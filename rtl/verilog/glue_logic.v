==> flow/design.v <==
module interrupt_encoder (
	input      [6:0] a_n,
	output reg [2:0] y_n
);
	always @(*)
	begin
		if(~a_n[6])
			y_n = 3'b000;  
		else if(~a_n[5])
			y_n = 3'b001;  
		else if(~a_n[4])
			y_n = 3'b010;  
		else if(~a_n[3])
			y_n = 3'b011;  
		else if(~a_n[2])
			y_n = 3'b100;  
		else if(~a_n[1])
			y_n = 3'B101;  
		else if(~a_n[0])
			y_n = 3'b110;  
		else
			y_n = 3'b111;  
	end
endmodule
module decoder_3_to_8(
	input  [2:0]     a,
	input            e1_n,
	input            e2_n,
	input            e3,
	output reg [7:0] y_n
);
	always @(e1_n or e2_n or e3 or a)
	begin
		if(e3 & ~e2_n & ~e1_n)
			case(a)
				0: y_n = 8'b11111110;
				1: y_n = 8'b11111101;
				2: y_n = 8'b11111011;
				3: y_n = 8'b11110111;
				4: y_n = 8'b11101111;
				5: y_n = 8'b11011111;
				6: y_n = 8'b10111111;
				7: y_n = 8'b01111111;
				default:
					y_n = 8'b11111111;
			endcase
		else
			y_n = 8'b11111111;
	end
endmodule
module watchdog(
	input clk,
	input clr,
	output berr_n
);
	reg [6:0] counter;
	assign berr_n = counter != 7'b1111111;
	initial
	begin
		counter = 7'd0;
	end
	always @(posedge clk or posedge clr)
	begin
		if(clr)
			counter <= 7'd0;
		else
		begin
			if(counter != 7'b1111111)
				counter <= counter + 1;
		end
	end
endmodule
module glue_logic(
	input         clk,                        
	input         as_n,                       
	input         rw,                         
	input         lds_n,                      
	input         uds_n,                      
	input  [2:0]  fc,                         
	input  [2:0]  addr_lower,                 
	input  [5:0]  addr_upper,                 
	input  [6:0]  irq_n,                      
	input         por_n,                      
	input         br_n,                       
	input         bg_n,                       
	input         bgack_n,                    
	input         vdp_irq_n,                  
	input         vdp_wait_n,                 
	output        reset_n,                    
	output        halt_n,                     
	output [2:0]  ipl_n,                      
	output [6:0]  iack_n,                     
	output        berr_n,                     
	output        ram_sel_n,                  
	output        rom_sel_n,                  
	output        uart_sel_n,                 
	output        lord_n,                     
	output        lowr_n,                     
	output        uprd_n,                     
	output        upwr_n,                     
	inout         dtack_n,                    
	output        ben_n,                      
	output        vpa_n,                      
	output        vdp_rd_n,
	output        vdp_wr_n
);
	wire   cpu_iack     = fc[2:0] == 3'b111;  
	wire   strobe_n     = as_n | cpu_iack;    
	assign vpa_n = 1'bZ;                       
	assign ben_n = 1'b0;                      
	wire   ram_address_n; 
	wire   rom_address_n; 
	wire   uart_address_n;
	wire   vdp_address_n;
	wire   vdp_sel_n;
	assign rom_address_n  = addr_upper[3:0] != 4'b1111;    
	assign uart_address_n = addr_upper[5:0] != 6'b111011;  
	assign vdp_address_n  = addr_upper[5:0] != 6'b111010;  
	assign ram_address_n  = addr_upper[2:0] != 3'b000;     
	assign ram_sel_n  = strobe_n | ram_address_n;
	assign rom_sel_n  = strobe_n | rom_address_n;
	assign uart_sel_n = strobe_n | uart_address_n;
	assign vdp_sel_n  = strobe_n | vdp_address_n;
	assign dtack_n = (ram_sel_n & rom_sel_n & ~vdp_wait_n) ? 1'bZ : 1'b0;
	assign reset_n = por_n ? 1'bZ : 1'b0;
	assign halt_n  = por_n ? 1'bZ : 1'b0;
	(*  keep="soft" *)
	wire dummy_irq;
	interrupt_encoder irq_encoder(
		.a_n(irq_n),
		.y_n(ipl_n)
	);
	decoder_3_to_8 irq_decoder(
		.a(addr_lower[2:0]),
		.e1_n(as_n),
		.e2_n(~cpu_iack),
		.e3(1'b1),
		.y_n({iack_n, dummy_irq})
	);
	wire   rd;
	assign rd = ~rw;
	assign lowr_n = rw | lds_n;
	assign lord_n = rd | lds_n;
	assign upwr_n = rw | uds_n;
	assign uprd_n = rd | lds_n;
	assign vdp_wr_n = vdp_sel_n | rw;
	assign vdp_rd_n = vdp_sel_n | rd;
	watchdog monitor(
		.clk(clk),
		.clr(as_n | ~por_n),
		.berr_n(berr_n)
	);
endmodule
From RTL to reports: glue_logic --
Tool output for the design above, in the order of the flow. Line numbers count from 1 in the design file above. Operators: Yosys type, input widths -> output width; for muxes data width and select width s. Cell names lack the library's common part. The mark - stands for no value.
Inputs: top glue_logic, clock clk, cell library sky130hd, timing corner tt_025C_1v80

Word-level counts --
Yosys after proc, flatten, opt, wreduce and memory -nomap, before mapping. Memory bits, and registers merged into a memory's read port (data or address), are not among the register bits. Print and check cells are not counted. Equal cells are merged and count once. Memory sizes are those after Yosys's memory passes, which may raise the word count (mostly to a power of two), join words into wider ones and drop unused or constant bits.
Word-level totals: memories kept 1, bits in read-only memories 64, output and inout bits 25, register bits 7, word-level cells 37, bits of input ports 30
Memories:
- (no name shown) | words 8, width 8, read ports 1, write ports 0, RTL line 35 | case(a)
Operators by class: eq/ne operators 5, reductions and logical operators 1, bitwise gates (word level) 18, add/subtract/negate cells 1, mux-type cells 10
Operators with widths (number):
- $mux 3 | 6
- $ne 6x6->1 const B | 2
- $or 1x1->1 | 11
- $mux 8 | 1
- $add 7x1->7 const B | 1
- $ne 7x7->1 const B | 1
- $not 1->1 | 4
- $ne 4x4->1 const B | 1
- $and 1x1->1 | 3
- $eq 3x3->1 const B | 1
- $reduce_bool 3->1 | 1
- $mux 1 | 3

Logic depth --
Depth = most cells in a row (Yosys ltp): at word level without a register or memory, in the mapped netlist without a sequential cell, where the memories' decode and read muxes count.
Depth: depth after elaboration 7, ABC_AREA 0, mapped depth 4, gate-level depth less buffers 4

After synthesis --
The flow's flattened synthesis, as Yosys stat reports it; memories are mapped. The netlist is that of the ABC_AREA named above (0 if unset); the other value can give another one. Totals and module areas in this step are rounded.
Cells by type:
- dfrtp_1 | number 7, area in all 175.168 µm²
- buf_4 | number 6, area in all 45.043 µm²
- nand2_1 | number 12, area in all 45.043 µm²
- a31oi_1 | number 6, area in all 37.536 µm²
- nand3_1 | number 6, area in all 30.029 µm²
- nor2b_1 | number 4, area in all 25.024 µm²
- nand4_4 | number 1, area in all 21.27 µm²
- nor2_1 | number 5, area in all 18.768 µm²
- mux2_4 | number 1, area in all 15.014 µm²
- nor3_1 | number 3, area in all 15.014 µm²
- and3_1 | number 2, area in all 12.512 µm²
- ha_1 | number 1, area in all 12.512 µm²
- or2_2 | number 2, area in all 12.512 µm²
- and3_4 | number 1, area in all 11.261 µm²
- a21oi_1 | number 2, area in all 10.01 µm²
- and4_2 | number 1, area in all 10.01 µm²
- o21ai_0 | number 2, area in all 10.01 µm²
- a31o_2 | number 1, area in all 8.758 µm²
Not listed: further types 9, cells in them 10.
Synthesis totals: mapped cells 73, buffer cells 6, sequential part of the area 180 µm², synthesis area 580 µm², mapped flip-flops 7
By module: a second synthesis without flattening, with its own total; a netlist apart from the flattened one above.
Second synthesis, totals: cell total of the unflattened synthesis 74, area total of the unflattened synthesis 630 µm²
Rows give one instance, submodules left out.
Modules:
- watchdog | sequential area 180 µm², cells 27, area 340 µm², instances 1
- glue_logic | sequential area 0.0 µm², cells 23, area 150 µm², instances 1
- decoder_3_to_8 | sequential area 0.0 µm², cells 14, area 90 µm², instances 1
- interrupt_encoder | sequential area 0.0 µm², cells 10, area 44 µm², instances 1

Path before layout --
Path of least setup slack by OpenSTA after synthesis, without wires, with an ideal clock, recovery checks aside; 20% of the period is set as input and as output delay. Where synthesis merged equal registers, the netlist keeps one of their names.
Timing path post-synthesis: path type register -> register, start register monitor.counter[0], end register monitor.counter[1], data required time 1.305 ns, time at the first pin 0.000 ns, buffers on the path 0, clock period 1.43 ns, library setup time 0.125 ns, arrival time 1.285 ns, slack 0.020 ns, delay of the path 1.410 ns, stages on the path 5, period reached after synthesis 1.41 ns
"delay of the path" is the arrival time less input delay plus setup time. "stages on the path" counts driving pins, that of a launching flip-flop among them; a cell with two outputs on the path counts twice. "period reached after synthesis" is the clock period less the worst setup slack; recovery checks do not enter. This is arithmetic on one report: input and output delays are still those of the set period (20% each). Between the ends stands the longest chain of elaborated cells between them, by number of cells; it is not shown to be the way that was timed. Of several equally long chains one is given. A line is the first line of the expression or statement that the cell stems from. Yosys adds cells for indexed reads and writes and turns some case tables into memories.
On the way, post-synthesis: cells stage by stage dfrtp_1 > ha_1 > and3_4 > nand4_4 > mux2_4, cells in the longest elaborated chain 1, elaborated cells on any way between the ends 2, classes of those cells 1 x add/sub; 1 x eq/ne
RTL lines, path post-synthesis:
- start: declaration | RTL line 56 | reg [6:0] counter;
- start: assignment | RTL line 65 | counter <= 7'd0;
- start: assignment | RTL line 69 | counter <= counter + 1;
- $ne 7x7->1 | RTL line 68 | if(counter != 7'b1111111)
- end: assignment | RTL line 65
- end: assignment | RTL line 69
- end: declaration | RTL line 56
Nets of the timed path that keep an RTL name, with a line that drives or declares them; the list need not be complete.
Named nets, post-synthesis:
- berr_n | RTL line 57 | assign berr_n = counter != 7'b1111111;

Timing after layout --
From the final timing report of job 1: the path of least setup slack in the routed layout; clock arrival at registers is part of the times.
Timing path post-layout: path type register -> output, start register monitor.counter[1], end output berr_n, time at the first pin 0.25 ns, buffers on the path 1, data required time 1.28 ns, slack 0.04 ns, external output delay 0.32 ns, arrival time 1.24 ns, clock period 1.6 ns, stages on the path 5
Between the ends stands the longest chain of elaborated cells between them, by number of cells; it is not shown to be the way that was timed. Of several equally long chains one is given.
On the way, post-layout: cells stage by stage dfrtp_1 > ha_2 > and3_4 > nand4_4 > buf_6, cells in the longest elaborated chain 1, elaborated cells on any way between the ends 1, classes of those cells 1 x eq/ne
RTL lines, path post-layout:
- start: declaration | RTL line 56 | reg [6:0] counter;
- start: assignment | RTL line 65 | counter <= 7'd0;
- start: assignment | RTL line 69 | counter <= counter + 1;
- $ne 7x7->1 | RTL line 57 | assign berr_n = counter != 7'b1111111;
- end: declaration | RTL line 93 | output berr_n,

# Flow runs of glue_logic

Top module glue_logic; platform sky130hd; tools Yosys and OpenROAD; 2 stored runs in no particular order. Input and output delays are each 20% of the period that was set; the output load is 0.01 pF.
"time used up by the worst setup path" is the time allowed to the run's worst setup path (the clock period less input and output delay, where it has them) less its slack. Clock arrival times count: a late capture clock shortens it, a late launch clock lengthens it.
By "total power after layout" is meant OpenSTA's value without simulated activity: inputs other than the clock are taken to toggle once in ten clock periods, and the tool carries that through the logic.
Results are given in rounded form.

* Job 1 | settings: period_ns 1.6; SETUP_SLACK_MARGIN 0.35; CAP_MARGIN 20; CORE_MARGIN 2; CORE_UTILIZATION 40; SLEW_MARGIN 20 | results: chip area in the Yosys report 580 µm²; die outline area 1800 µm²; standard-cell area after layout 1200 µm²; setup slack of the worst path 0.039 ns; final setup TNS 0.000 ns; total power after layout 0.50 mW; time used up by the worst setup path 1.24 ns; critical path kind register -> output
* Job 2 | settings: period_ns 2.22; CORE_UTILIZATION 21; SETUP_SLACK_MARGIN 0.4; PLACE_DENSITY_LB_ADDON 0.03; HOLD_SLACK_MARGIN 0.17; TNS_END_PERCENT 90; CTS_CLUSTER_SIZE 82; CAP_MARGIN 10; SLEW_MARGIN 15; CORE_MARGIN 2 | results: chip area in the Yosys report 580 µm²; die outline area 3200 µm²; standard-cell area after layout 1100 µm²; setup slack of the worst path 0.40 ns; final setup TNS 0.000 ns; total power after layout 0.33 mW; time used up by the worst setup path 0.93 ns; critical path kind input -> output
